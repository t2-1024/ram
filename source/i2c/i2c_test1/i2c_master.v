==> flow/design.v <==
module i2c_master(
    output       SCL,           
    inout        SDA,           
    input        clk,           
    input        rst_n,         
    input        PL_KEY1,       
    input        PL_KEY2        
);
reg [1:0] key_press_down;
reg [1:0] key_press_down_r;
always @(posedge clk, negedge rst_n) begin
    if(!rst_n) begin
        key_press_down <= 2'b11;
        key_press_down_r <= 2'b11;
    end
    else begin
        key_press_down <= {PL_KEY2, PL_KEY1};
        key_press_down_r <= key_press_down;
    end
end
wire [1:0] key_press_down_conf;
assign key_press_down_conf = key_press_down_r & (~key_press_down);
reg [19:0] cnt_k;
always @(posedge clk, negedge rst_n) begin
    if(!rst_n)
        cnt_k <= 20'd0;
    else if(key_press_down_conf != 2'd0)   
        cnt_k <= 20'd0;
    else
        cnt_k <= cnt_k + 1'b1;
end
reg [1:0] sampled_key_info;
always @(posedge clk, negedge rst_n) begin
    if(!rst_n)
        sampled_key_info <= 2'b11;
    else if(cnt_k == 20'd99_9999)   
        sampled_key_info <= {PL_KEY2, PL_KEY1};
    else
        sampled_key_info <= 2'b11;
end
wire PL_KEY1_pressed;
wire PL_KEY2_pressed;
assign PL_KEY1_pressed = sampled_key_info[0];
assign PL_KEY2_pressed = sampled_key_info[1];
reg [6:0] cnt;
always @(posedge clk, negedge rst_n) begin
    if(!rst_n)
        cnt <= 7'd0;
    else if(cnt == 7'd124)
        cnt <= 7'd0;
    else
        cnt <= cnt + 1'b1;
end
reg SCL_r;
always @(posedge clk, negedge rst_n) begin
    if(!rst_n)
        SCL_r <= 1'b0;
    else begin
        if(cnt == 7'd0)
            SCL_r <= 1'b1;   
        else if(cnt == 7'd50)
            SCL_r <= 1'b0;   
    end
end
assign SCL = SCL_r;
parameter WRITE_CTRL_BYTE = 8'b1010_0000,   
          READ_CTRL_BYTE  = 8'b1010_0001,   
          WRITE_DATA      = 8'b0000_0101,   
          WRITE_READ_ADDR = 8'b0001_1110;   
reg SDA_r;
reg SDA_en;
assign SDA = SDA_en ? SDA_r : 1'bz;   
parameter IDLE              = 5'd0,
          START_W           = 5'd1,
          SEND_CTRL_BYTE_W  = 5'd2,
          RECEIVE_ACK_1_W   = 5'd3,
          SEND_ADDR_BYTE_W  = 5'd4,
          RECEIVE_ACK_2_W   = 5'd5,
          SEND_DATA_BYTE_W  = 5'd6,
          RECEIVE_ACK_3_W   = 5'd7,
          STOP_W            = 5'd8,
          START_R_1           = 5'd9,
          SEND_CTRL_BYTE_1_R  = 5'd10,
          RECEIVE_ACK_1_R     = 5'd11,
          SEND_ADDR_BYTE_R    = 5'd12,
          RECEIVE_ACK_2_R     = 5'd13,
          START_R_2           = 5'd14,
          SEND_CTRL_BYTE_2_R  = 5'd15,
          RECEIVE_ACK_3_R     = 5'd16,
          RECEIVE_DATA_R      = 5'd17,
          STOP_R              = 5'd18;
reg [4:0] state;
reg [3:0] write_byte_cnt;
reg [7:0] write_byte_reg;
always @(posedge clk, negedge rst_n) begin
    if(!rst_n) begin
        state <= IDLE;
        write_byte_cnt <= 4'd0;
        write_byte_reg <= 8'd0;
        SDA_en <= 1'b0;
    end
    else begin
        case(state)
            IDLE: 
			begin
                SDA_en <= 1'b1;
                SDA_r <= 1'b1;
                if(PL_KEY1_pressed == 1'b0) 
					begin
						state <= START_W;
					end
                else if(PL_KEY2_pressed == 1'b0) 
                    state <= START_R_1;
                else
                    state <= IDLE;
            end
            START_W: 	 
			begin
                if((cnt == 11'd25)) 
					begin
						SDA_r <= 1'b0;
						write_byte_cnt <= 4'd0;
						write_byte_reg <= WRITE_CTRL_BYTE;
						state <= SEND_CTRL_BYTE_W;
					end
                else
                    state <= START_W;
            end
            SEND_CTRL_BYTE_W: 	 
			begin
                if((cnt == 11'd87)) 
					begin
						case(write_byte_cnt)
							0: SDA_r <= write_byte_reg[7]; 
							1: SDA_r <= write_byte_reg[6]; 
							2: SDA_r <= write_byte_reg[5];
							3: SDA_r <= write_byte_reg[4];
							4: SDA_r <= write_byte_reg[3];
							5: SDA_r <= write_byte_reg[2];
							6: SDA_r <= write_byte_reg[1];
							7: SDA_r <= write_byte_reg[0];
							default: ;
						endcase
						write_byte_cnt <= write_byte_cnt + 1'b1;
						if(write_byte_cnt == 4'd8) 
							begin
								write_byte_cnt <= 4'd0;
								SDA_en <= 1'b0;  			 
								state <= RECEIVE_ACK_1_W;
							end
						else 
							state <= SEND_CTRL_BYTE_W;
					end
            end
            RECEIVE_ACK_1_W:  	 
			begin
                if((cnt == 11'd50)) 
					begin
						write_byte_reg <= WRITE_READ_ADDR;
						SDA_en <= 1'b1;
						state <= SEND_ADDR_BYTE_W;
					end
                else
                    state <= RECEIVE_ACK_1_W;
            end
            SEND_ADDR_BYTE_W:  	 
			begin
                if((cnt == 11'd87)) 
					begin
						case(write_byte_cnt)
							0: SDA_r <= write_byte_reg[7];
							1: SDA_r <= write_byte_reg[6];
							2: SDA_r <= write_byte_reg[5];
							3: SDA_r <= write_byte_reg[4];
							4: SDA_r <= write_byte_reg[3];
							5: SDA_r <= write_byte_reg[2];
							6: SDA_r <= write_byte_reg[1];
							7: SDA_r <= write_byte_reg[0];
							default: ;
						endcase
						write_byte_cnt <= write_byte_cnt + 1'b1;
						if(write_byte_cnt == 4'd8) 
							begin
								write_byte_cnt <= 4'd0;
								SDA_en <= 1'b0;   
								state <= RECEIVE_ACK_2_W;
							end
						else
							state <= SEND_ADDR_BYTE_W;
					end
            end
            RECEIVE_ACK_2_W:   	 
			begin
                if((cnt == 11'd50)) 
					begin
						write_byte_reg <= WRITE_DATA;
						SDA_en <= 1'b1;
						state <= SEND_DATA_BYTE_W;
					end
                else
                    state <= RECEIVE_ACK_2_W;
            end
            SEND_DATA_BYTE_W:    
			begin
                if((cnt == 11'd87)) 
					begin
						case(write_byte_cnt)
							0: SDA_r <= write_byte_reg[7];
							1: SDA_r <= write_byte_reg[6];
							2: SDA_r <= write_byte_reg[5];
							3: SDA_r <= write_byte_reg[4];
							4: SDA_r <= write_byte_reg[3];
							5: SDA_r <= write_byte_reg[2];
							6: SDA_r <= write_byte_reg[1];
							7: SDA_r <= write_byte_reg[0];
							default: ;
						endcase
						write_byte_cnt <= write_byte_cnt + 1'b1;
						if(write_byte_cnt == 4'd8) 
							begin
								write_byte_cnt <= 4'd0;
								SDA_en <= 1'b0;   
								state <= RECEIVE_ACK_3_W;
							end
						else
							state <= SEND_DATA_BYTE_W;
					end
            end
            RECEIVE_ACK_3_W:     
			begin
                if((cnt == 11'd50)) 
					begin
						SDA_en <= 1'b1;
						state <= STOP_W;
					end
                else
                    state <= RECEIVE_ACK_3_W;
            end
            STOP_W: 
			begin
                if((cnt == 11'd87)) 
                    SDA_r <= 1'b0;
                else if((cnt == 11'd25)) 
					begin
						SDA_r <= 1'b1;
						state <= IDLE;
					end
            end
            START_R_1:   
			begin
                if((cnt == 11'd25)) 
					begin
						SDA_r <= 1'b0;
						write_byte_cnt <= 4'd0;
						write_byte_reg <= WRITE_CTRL_BYTE;
						state <= SEND_CTRL_BYTE_1_R;
					end
                else
                    state <= START_R_1;
            end
            SEND_CTRL_BYTE_1_R:     
			begin
                if((cnt == 11'd87)) 
					begin
						case(write_byte_cnt)
							0: SDA_r <= write_byte_reg[7];
							1: SDA_r <= write_byte_reg[6];
							2: SDA_r <= write_byte_reg[5];
							3: SDA_r <= write_byte_reg[4];
							4: SDA_r <= write_byte_reg[3];
							5: SDA_r <= write_byte_reg[2];
							6: SDA_r <= write_byte_reg[1];
							7: SDA_r <= write_byte_reg[0];
							default: ;
						endcase
						write_byte_cnt <= write_byte_cnt + 1'b1;
						if(write_byte_cnt == 4'd8) 
							begin
								write_byte_cnt <= 4'd0;
								SDA_en <= 1'b0;   
								state <= RECEIVE_ACK_1_R;
							end
						else
							state <= SEND_CTRL_BYTE_1_R;
					end
            end
            RECEIVE_ACK_1_R:  
			begin
                if((cnt == 11'd50)) 
					begin
						SDA_en <= 1'b1;
						write_byte_reg <= WRITE_READ_ADDR;
						state <= SEND_ADDR_BYTE_R;
					end
                else
                    state <= RECEIVE_ACK_1_R;
            end
            SEND_ADDR_BYTE_R:     
			begin
                if((cnt == 11'd87)) 
					begin
						case(write_byte_cnt)
							0: SDA_r <= write_byte_reg[7];
							1: SDA_r <= write_byte_reg[6];
							2: SDA_r <= write_byte_reg[5];
							3: SDA_r <= write_byte_reg[4];
							4: SDA_r <= write_byte_reg[3];
							5: SDA_r <= write_byte_reg[2];
							6: SDA_r <= write_byte_reg[1];
							7: SDA_r <= write_byte_reg[0];
							default: ;
						endcase
						write_byte_cnt <= write_byte_cnt + 1'b1;
						if(write_byte_cnt == 4'd8) 
							begin
								write_byte_cnt <= 4'd0;
								SDA_en <= 1'b0;   
								state <= RECEIVE_ACK_2_R;
							end
						else
							state <= SEND_ADDR_BYTE_R;
					end
            end
            RECEIVE_ACK_2_R:   
			begin
                if((cnt == 11'd50)) 
					begin
						SDA_en <= 1'b1;
						SDA_r <= 1'b1;   
						state <= START_R_2;
					end
                else
                    state <= RECEIVE_ACK_2_R;
            end
            START_R_2: 	 
			begin
                if((cnt == 11'd25)) 
					begin
						SDA_r <= 1'b0;
						write_byte_cnt <= 4'd0;
						write_byte_reg <= READ_CTRL_BYTE;
						state <= SEND_CTRL_BYTE_2_R;
					end
                else
                    state <= START_R_2;
            end
            SEND_CTRL_BYTE_2_R:     
			begin
                if((cnt == 11'd87)) 
					begin
						case(write_byte_cnt)
							0: SDA_r <= write_byte_reg[7];
							1: SDA_r <= write_byte_reg[6];
							2: SDA_r <= write_byte_reg[5];
							3: SDA_r <= write_byte_reg[4];
							4: SDA_r <= write_byte_reg[3];
							5: SDA_r <= write_byte_reg[2];
							6: SDA_r <= write_byte_reg[1];
							7: SDA_r <= write_byte_reg[0];
							default: ;
						endcase
						write_byte_cnt <= write_byte_cnt + 1'b1;
						if(write_byte_cnt == 4'd8) 
							begin
								write_byte_cnt <= 4'd0;
								SDA_en <= 1'b0;   
								state <= RECEIVE_ACK_3_R;
							end
						else
							state <= SEND_CTRL_BYTE_2_R;
					end
            end
            RECEIVE_ACK_3_R: 
			begin
                if((cnt == 11'd50)) 
					begin
						state <= RECEIVE_DATA_R;
					end
                else
                    state <= RECEIVE_ACK_3_R;
            end
            RECEIVE_DATA_R:     
			begin
                if((cnt == 11'd25)) 
					begin
						case(write_byte_cnt)
							0: write_byte_reg[7] <= SDA;
							1: write_byte_reg[6] <= SDA;
							2: write_byte_reg[5] <= SDA;
							3: write_byte_reg[4] <= SDA;
							4: write_byte_reg[3] <= SDA;
							5: write_byte_reg[2] <= SDA;
							6: write_byte_reg[1] <= SDA;
							7: write_byte_reg[0] <= SDA;
							default: ;
						endcase
						write_byte_cnt <= write_byte_cnt + 1'b1;
						if(write_byte_cnt == 4'd8) 
							begin
								write_byte_cnt <= 4'd0;
								SDA_en <= 1'b1;   
								state <= STOP_R;
							end
					end
                else
                    state <= RECEIVE_DATA_R;
            end
            STOP_R: 
			begin
                if((cnt == 11'd87))
                    SDA_r <= 1'b0;
                else if((cnt == 11'd25)) 
					begin
						SDA_r <= 1'b1;
						state <= IDLE;
					end
            end
        endcase
    end
end
endmodule
Tool chain data of i2c_master
The steps from the RTL of i2c_master to its reports follow in flow order.
Lines are those of the file above, counted from 1.
Library cell names are shortened.
{ "inputs": {"top_module": "i2c_master", "clock": "clk", "cell_library": "sky130hd", "lib_corner": "tt_025C_1v80"} }

Word-level counts
Counts by Yosys on the flattened word-level netlist (proc, flatten, opt, wreduce; memories kept). Register bits leave out memories and registers merged into their read ports (data or address). Print and check cells are left out.
{ "word_totals": {"word_cells": 189, "out_inout_bits": 2, "clocked_rd_ports_x_width": 0, "rom_bits": 0, "mem_bits_rw": 0, "inputBits": 4, "memories": 0, "reg_bits": 53, "latch_bits": 0} }
{ "op_classes": {"multipliers": 0, "shifts": 0, "mux": 75, "n_logic": 2, "addsub": 3, "n_div": 0, "reduce_logical": 29, "cmp": 0, "n_eq": 62} }
{ "ops": {"columns": ["operator", "count"], "rows": [
  ["case mux 5 bit (select 18 bit)", 1],
  ["2-to-1 mux 5 bit", 11],
  ["equality test 5 x 4 -> 1 bit (second input constant)", 8],
  ["2-to-1 mux 1 bit", 35],
  ["inequality test 2 x 1 -> 1 bit (second input constant)", 16],
  ["2-to-1 mux 4 bit", 7],
  ["nonzero test 13 bit", 2],
  ["inequality test 2 bit (second input constant)", 12],
  ["AND reduction 6 bit", 4],
  ["adder 20 x 1 -> 20 bit (second input constant)", 1],
  ["equality test 20 bit (second input constant)", 1],
  ["equality test 5 x 3 -> 1 bit (second input constant)", 4],
  ["AND reduction 5 bit", 4],
  ["2-to-1 mux 20 bit", 1],
  ["nonzero test 19 bit", 1],
  ["equality test 4 x 3 -> 1 bit (second input constant)", 4],
  ["case mux 1 bit (select 4 bit)", 4],
  ["equality test 5 bit (second input constant)", 3],
  ["equality test 7 bit (second input constant)", 2],
  ["AND reduction 7 bit", 2],
  ["case mux 4 bit (select 3 bit)", 1],
  ["case mux 1 bit (select 3 bit)", 4],
  ["AND reduction 10 bit", 1],
  ["nonzero test 10 bit", 1],
  ["equality test 5 x 2 -> 1 bit (second input constant)", 2],
  ["case mux 1 bit (select 5 bit)", 2],
  ["2-to-1 mux 2 bit", 5],
  ["inequality test 9 x 1 -> 1 bit (second input constant)", 1]
]} }
Not listed: further kinds 25, cells in them 31.

Depth
Longest topological path by Yosys (ltp), each cell counted once; first at word level (registers and memories cut), then after technology mapping (sequential cells cut; the memories' decode and read muxes count).
{ "logic_depth": {"depth_word": 4, "abc_area": 1, "mapped_depth": 12, "depth_no_buf": 11} }

After synthesis
The flow's flattened synthesis, as Yosys stat reports it; memories are mapped. The netlist is that of the ABC_AREA named above (0 if unset); the other value can give another one.
{ "synth_totals": {"stdcells": 457, "buffers": 4, "area_um2": 3523.4, "ff_cells": 66, "seqArea_um2": 1665.3} }
{ "types": {"columns": ["cell_type", "count", "type_area_um2"], "rows": [
  ["dfrtp_1", 58, 1.45E+03],
  ["nand2_1", 112, 420.403],
  ["inv_1", 68, 255.245],
  ["nor2_1", 59, 221.462],
  ["dfstp_2", 7, 183.926],
  ["nand3_1", 35, 175.168],
  ["ha_1", 9, 112.608],
  ["o21ai_0", 19, 95.091],
  ["o22ai_1", 15, 93.84],
  ["nand4_1", 10, 62.56],
  ["a21oi_1", 9, 45.043],
  ["o21ai_1", 7, 35.034],
  ["xor2_1", 4, 35.034],
  ["nor2_4", 3, 33.782],
  ["nand2_2", 5, 31.28],
  ["edfxtp_1", 1, 30.029],
  ["nand3_2", 3, 30.029],
  ["nor3_1", 6, 30.029]
]} }
Not listed: further types 13, cells in them 27.

Path before layout
Path of least setup slack by OpenSTA after synthesis, without wires, with an ideal clock, recovery checks aside; 20% of the period is set as input and as output delay. Where synthesis merged equal registers, the netlist keeps one of their names.
{ "synth_path": {"path_kind": "reg2reg", "startpoint": "register cnt[0]", "endpoint": "register (name not given)", "n_path_buf": 0, "stages": 9, "setup_time_ns": 0.298, "launch_ns": 0.000, "setup_slack_ns": 1.197, "arrival_time_ns": 1.275, "period_ns": 2.77, "required_ns": 2.472, "delay_ns": 1.573, "period_less_setup_slack_ns": 1.573} }
"delay_ns" is the arrival time less input delay plus setup time.
"stages": output pins that drive a net of the path, with the launching flip-flop's if there is one; two outputs of one cell count as two.
"period_less_setup_slack_ns" = period - worst setup slack (recovery checks aside). The figure is calculated, with input and output delays left at 20% of the set period.
A register here has more assigning lines than the two given.
{ "synth_between": {"cell_sequence": "dfrtp_1 inv_1 ha_1 nand3_2 nor2_4 inv_2 nand2_1 nand3_1 nor2_1"} }
{ "synth_lines": {"columns": ["element", "line_no", "text"], "rows": [
  ["start: declaration", 45, "reg [6:0] cnt;"],
  ["start: assignment", 48, "cnt <= 7'd0;"],
  ["start: assignment", 52, "cnt <= cnt + 1'b1;"]
]} }
No chain of elaborated cells between the ends is given.

Path in the finished layout
Path of least setup slack in the final report of run A (OpenROAD, finished layout, wires in). Where an end is a register, its clock arrival counts in the times.
{ "layout_path": {"path_kind": "reg2reg", "startpoint": "register cnt[1]", "endpoint": "register write_byte_reg[2]", "setup_time_ns": 0.11, "setup_slack_ns": 0.47, "stages": 12, "arrival_time_ns": 2.09, "required_ns": 2.56, "n_path_buf": 0, "launch_ns": 0.33, "period_ns": 2.33} }
The rows between start and end are the longest chain of elaborated cells between them; the timing report does not say that the signal goes this way. Where chains are equally long, one stands for them.
A line is the first line of the expression or statement that the cell stems from. Yosys adds cells for indexed reads and writes and turns some case tables into memories.
A register here has more assigning lines than the two given.
{ "layout_between": {"cell_sequence": "dfrtp_1 inv_1 ha_1 nand2_1 inv_1 nand3_2 nand2_2 nand2_1 nor2_1 nand2_1 nand2_1 nand2_1", "elab_chain_cells": 3, "cone_cells": 10, "cone_classes": "5 x eq/ne; 4 x mux; 1 x reduce/logical"} }
{ "layout_lines": {"columns": ["element", "line_no", "text"], "rows": [
  ["start: declaration", 45, "reg [6:0] cnt;"],
  ["start: assignment", 48, "cnt <= 7'd0;"],
  ["start: assignment", 52, "cnt <= cnt + 1'b1;"],
  ["equality test 7 x 5 -> 1 bit", 384, "if((cnt == 11'd25))"],
  ["2-to-1 mux 1 bit", 384, null],
  ["case mux 1 bit (select 3 bit)", 103, "case(state)"],
  ["end: assignment", 99, "write_byte_reg <= 8'd0;"],
  ["end: assignment", 123, "write_byte_reg <= WRITE_CTRL_BYTE;"],
  ["end: declaration", 94, "reg [7:0] write_byte_reg;"]
]} }

Subject: i2c_master on sky130hd, stored results

Hello all,

Measured results for i2c_master: 2 stored runs of the Yosys and OpenROAD flow on sky130hd. The settings differ; the order carries no meaning. The constraints put input and output delay at 20% of the set period each and load the outputs with 0.01 pF.
"achieved clock period (ns)" = clock period - worst setup slack. The figure is calculated, with input and output delays left at 20% of the set period.
"worst setup path time (ns)" means the part of the period allowed to the worst setup path (the constraints hold back 20% at inputs and 20% at outputs) less its slack; where the path has registers, the arrival times of their clocks count too.
"finish__power__total" is the tool's figure for a default switching activity; nothing was simulated.

settings of run A
{
  "period_ns": 2.33,
  "CORE_UTILIZATION": 25,
  "SETUP_SLACK_MARGIN": -0.07,
  "PLACE_DENSITY_LB_ADDON": 0.05,
  "CORE_MARGIN": 7,
  "CELL_PAD_IN_SITES_DETAIL_PLACEMENT": 1,
  "ABC_AREA": 1,
  "GPL_TIMING_DRIVEN": 1,
  "GPL_ROUTABILITY_DRIVEN": 0,
  "CAP_MARGIN": 0,
  "SLEW_MARGIN": 20
}
report of run A
yosys chip area after synthesis (um^2): 3523.4
finish__design__die__area: 17613.3
finish__design__instance__area__stdcell: 4113.9
finish__design__instance__utilization: 0.2975
finish__timing__setup__ws: 0.472
finish__timing__setup__tns: 0.000
finish__timing__hold__ws: 0.087
finish__power__total: 2.695e-03
achieved clock period (ns): 1.858
worst setup path time (ns): 1.86
worst setup path kind: reg2reg

settings of run B
{
  "period_ns": 3.25,
  "CORE_UTILIZATION": 47,
  "SETUP_SLACK_MARGIN": 0.64,
  "PLACE_DENSITY_LB_ADDON": 0.29,
  "TNS_END_PERCENT": 80,
  "ABC_AREA": 0,
  "GPL_ROUTABILITY_DRIVEN": 0,
  "CTS_CLUSTER_DIAMETER": 61,
  "CAP_MARGIN": 35,
  "SLEW_MARGIN": 15,
  "CORE_MARGIN": 2
}
report of run B
yosys chip area after synthesis (um^2): 3228.1
finish__design__die__area: 7547.3
finish__design__instance__area__stdcell: 3600.9
finish__design__instance__utilization: 0.5359
finish__timing__setup__ws: 1.081
finish__timing__setup__tns: 0.000
finish__timing__hold__ws: 0.248
finish__power__total: 1.643e-03
achieved clock period (ns): 2.169
worst setup path time (ns): 2.17
worst setup path kind: reg2reg

Thanks
